==> flow/design.v <==
module opti_control (
    input  wire         clk,
    input  wire         rst_n,
    input  wire         start,
    input  wire         data_in_valid,
    input  wire         sos_out_valid,        
    input  wire signed [23:0] sos_out_data,   
    output reg          filter_done,
    output reg          pipeline_en,
    output reg  [10:0]  addr,
    output reg  signed [23:0] data_out,
    output reg          data_out_valid,
    output reg          stable_out
);
    localparam IDLE  = 2'd0;
    localparam RUN   = 2'd1;
    localparam DONE  = 2'd2;
    reg [1:0] state, state_nxt;
    localparam N = 2048;
    reg [10:0] in_cnt;     
    reg [10:0] out_cnt;    
    always @(posedge clk or negedge rst_n) begin
        if (!rst_n)
            state <= IDLE;
        else
            state <= state_nxt;
    end
    always @(*) begin
        case (state)
            IDLE:  state_nxt = start ? RUN : IDLE;
            RUN:   state_nxt = (out_cnt == N) ? DONE : RUN;
            DONE:  state_nxt = IDLE;
            default: state_nxt = IDLE;
        endcase
    end
    always @(posedge clk or negedge rst_n) begin
        if (!rst_n)
            pipeline_en <= 1'b0;
        else
            pipeline_en <= (state == RUN);
    end
    always @(posedge clk or negedge rst_n) begin
        if (!rst_n)
            in_cnt <= 11'd0;
        else if (state == IDLE)
            in_cnt <= 11'd0;
        else if ((state == RUN) && data_in_valid && (in_cnt < N))
            in_cnt <= in_cnt + 1'b1;
    end
    always @(posedge clk or negedge rst_n) begin
        if (!rst_n)
            out_cnt <= 11'd0;
        else if (state == IDLE)
            out_cnt <= 11'd0;
        else if ((state == RUN) && sos_out_valid && (out_cnt < N))
            out_cnt <= out_cnt + 1'b1;
    end
    always @(posedge clk or negedge rst_n) begin
        if (!rst_n)
            addr <= 11'd0;
        else if (state == IDLE)
            addr <= 11'd0;
        else if ((state == RUN) && sos_out_valid && (addr < N))
            addr <= addr + 1'b1;
    end
    always @(posedge clk or negedge rst_n) begin
        if (!rst_n) begin
            data_out       <= 24'sd0;
            data_out_valid <= 1'b0;
        end else if ((state == RUN) && sos_out_valid && (out_cnt < N)) begin
            data_out       <= sos_out_data;
            data_out_valid <= 1'b1;
        end else begin
            data_out_valid <= 1'b0;
        end
    end
    always @(posedge clk or negedge rst_n) begin
        if (!rst_n)
            filter_done <= 1'b0;
        else if ((state == RUN) && (out_cnt == N))
            filter_done <= 1'b1;
        else if (state == IDLE)
            filter_done <= 1'b0;
    end
    always @(posedge clk or negedge rst_n) begin
        if (!rst_n)
            stable_out <= 1'b0;
        else if ((state == RUN) && (out_cnt == 0) && sos_out_valid)
            stable_out <= 1'b1;
        else if (state == IDLE)
            stable_out <= 1'b0;
    end
    always @(posedge clk) begin
        if (state == RUN && in_cnt < N && data_in_valid)
            $display("INJECT: in_cnt=%0d", in_cnt);
        if (state == RUN && sos_out_valid && out_cnt < N)
            $display("OUTPUT: out_cnt=%0d data_out=%h valid=%b", out_cnt, sos_out_data, data_out_valid);
        if (filter_done)
            $display("FILTER DONE at time %0t", $time);
    end
endmodule
## Step by step through the tools: opti_control

The steps from the RTL of opti_control to its reports follow in flow order.
Lines are those of the file above, counted from 1.
Operators: Yosys type, input widths -> output width; for muxes data width and select width s.
A cell with n/a has no value.

| design | value |
|---|---|
| design top | opti_control |
| clock | clk |
| cell library | sky130hd |
| corner | tt_025C_1v80 |

## Word level

Counts by Yosys on the flattened word-level netlist (proc, flatten, opt, wreduce; memories kept). Register bits leave out memories and registers merged into their read ports (data or address). Print and check cells are left out. Cells with the same type and inputs are merged into one.

| word-level totals | value |
|---|---|
| register bits | 61 |
| input port bits | 29 |
| output and inout port bits | 39 |

| operators by class | value |
|---|---|
| add/sub/neg operators | 3 |
| order comparisons | 3 |
| eq/ne operators | 1 |
| multiplexer cells | 12 |
| reduce/logical cells | 15 |

Operator list:

| cell | number |
|---|---|
| $mux 11 | 6 |
| $lt 11x12->1 const B | 3 |
| $add 11x1->11 const B | 3 |
| $logic_not 11->1 | 1 |
| $logic_and 1x1->1 | 9 |
| $reduce_bool 2->1 | 4 |
| $mux 1 | 5 |
| $logic_not 2->1 | 1 |
| $pmux 1 s2 | 1 |
| $eq 1x1->1 const B | 1 |

## Depth

Longest topological path by Yosys (ltp), each cell counted once; first at word level (registers and memories cut), then after technology mapping (sequential cells cut; the memories' decode and read muxes count).

| logic depth | value |
|---|---|
| depth after elaboration | 5 |
| ABC_AREA | 0 |
| mapped depth | 5 |
| mapped depth without buffers | 5 |

## Mapped cells and area

Source: synth_stat.txt of the flow (Yosys; design flattened, memories mapped). It holds for the ABC_AREA given above (unset counts as 0); a run with the other value may have another netlist.

| mapped netlist | value |
|---|---|
| standard cells after synthesis | 188 |
| mapped area | 2269.7 um2 |
| flip-flops | 51 |
| buffer cells | 8 |

Cell types:

| cell type | number | area in all (um2) |
|---|---|---|
| sky130_fd_sc_hd__dfrtp_1 | 50 | 1251.2 |
| sky130_fd_sc_hd__mux2_2 | 31 | 349.085 |
| sky130_fd_sc_hd__a21oi_1 | 11 | 55.053 |
| sky130_fd_sc_hd__nor2_1 | 13 | 48.797 |
| sky130_fd_sc_hd__nor2b_1 | 7 | 43.792 |
| sky130_fd_sc_hd__nor4_1 | 7 | 43.792 |
| sky130_fd_sc_hd__nand2_1 | 11 | 41.29 |
| sky130_fd_sc_hd__ha_1 | 3 | 37.536 |
| sky130_fd_sc_hd__o31ai_1 | 5 | 37.536 |
| sky130_fd_sc_hd__or4_1 | 5 | 37.536 |
| sky130_fd_sc_hd__buf_6 | 3 | 33.782 |
| sky130_fd_sc_hd__dfstp_2 | 1 | 26.275 |
| sky130_fd_sc_hd__inv_1 | 7 | 26.275 |
| sky130_fd_sc_hd__nand3_1 | 5 | 25.024 |
| sky130_fd_sc_hd__nand4_1 | 4 | 25.024 |
| sky130_fd_sc_hd__o21ai_0 | 5 | 25.024 |
| sky130_fd_sc_hd__or3_1 | 4 | 25.024 |
| sky130_fd_sc_hd__nor4_4 | 1 | 21.27 |

Not listed: further types 11, cells in them 15.

Memo
Re: implementation data of opti_control

Design opti_control on sky130hd. What follows are 2 stored runs of the flow, each under its own settings; their order means nothing. The constraints put input and output delay at 20% of the set period each and load the outputs with 0.01 pF.
"period achieved" = clock period - worst setup slack. The figure is calculated, with input and output delays left at 20% of the set period.
"worst setup path time" means the part of the period allowed to the worst setup path (the constraints hold back 20% at inputs and 20% at outputs) less its slack; where the path has registers, the arrival times of their clocks count too.
"power consumption" is the tool's figure for a default switching activity; nothing was simulated.

#### Entry A

| setting | value |
|---|---|
| period_ns | `2.75` |
| CORE_UTILIZATION | `37` |
| PLACE_DENSITY_LB_ADDON | `0.14` |
| CTS_CLUSTER_SIZE | `15` |
| CTS_CLUSTER_DIAMETER | `169` |
| CAP_MARGIN | `40` |
| CORE_MARGIN | `2` |
| SLEW_MARGIN | `20` |

| result | value |
|---|---|
| worst setup slack after layout | 0.774 ns |
| total die area | 6776.6 um2 |
| worst setup path time | 1.43 ns |
| worst setup path kind | input to register |
| period achieved | 1.976 ns |
| power consumption | 1958 uW |
| synthesis area | 2269.7 um2 |
| total negative slack | 0.000 ns |
| standard-cell area after layout | 3060.4 um2 |
| utilization after layout | 0.517 |

#### Entry B

| setting | value |
|---|---|
| period_ns | `1.55` |
| CORE_UTILIZATION | `46` |
| HOLD_SLACK_MARGIN | `0.04` |
| CELL_PAD_IN_SITES_GLOBAL_PLACEMENT | `2` |
| TNS_END_PERCENT | `15` |
| ABC_AREA | `0` |
| CTS_CLUSTER_SIZE | `78` |
| SLEW_MARGIN | `35` |
| CAP_MARGIN | `20` |
| CORE_MARGIN | `2` |

| result | value |
|---|---|
| worst setup slack after layout | 0.039 ns |
| total die area | 5512.3 um2 |
| worst setup path time | 1.20 ns |
| worst setup path kind | register to output |
| period achieved | 1.511 ns |
| power consumption | 3783 uW |
| synthesis area | 2269.7 um2 |
| total negative slack | 0.000 ns |
| standard-cell area after layout | 3342.0 um2 |
| utilization after layout | 0.703 |
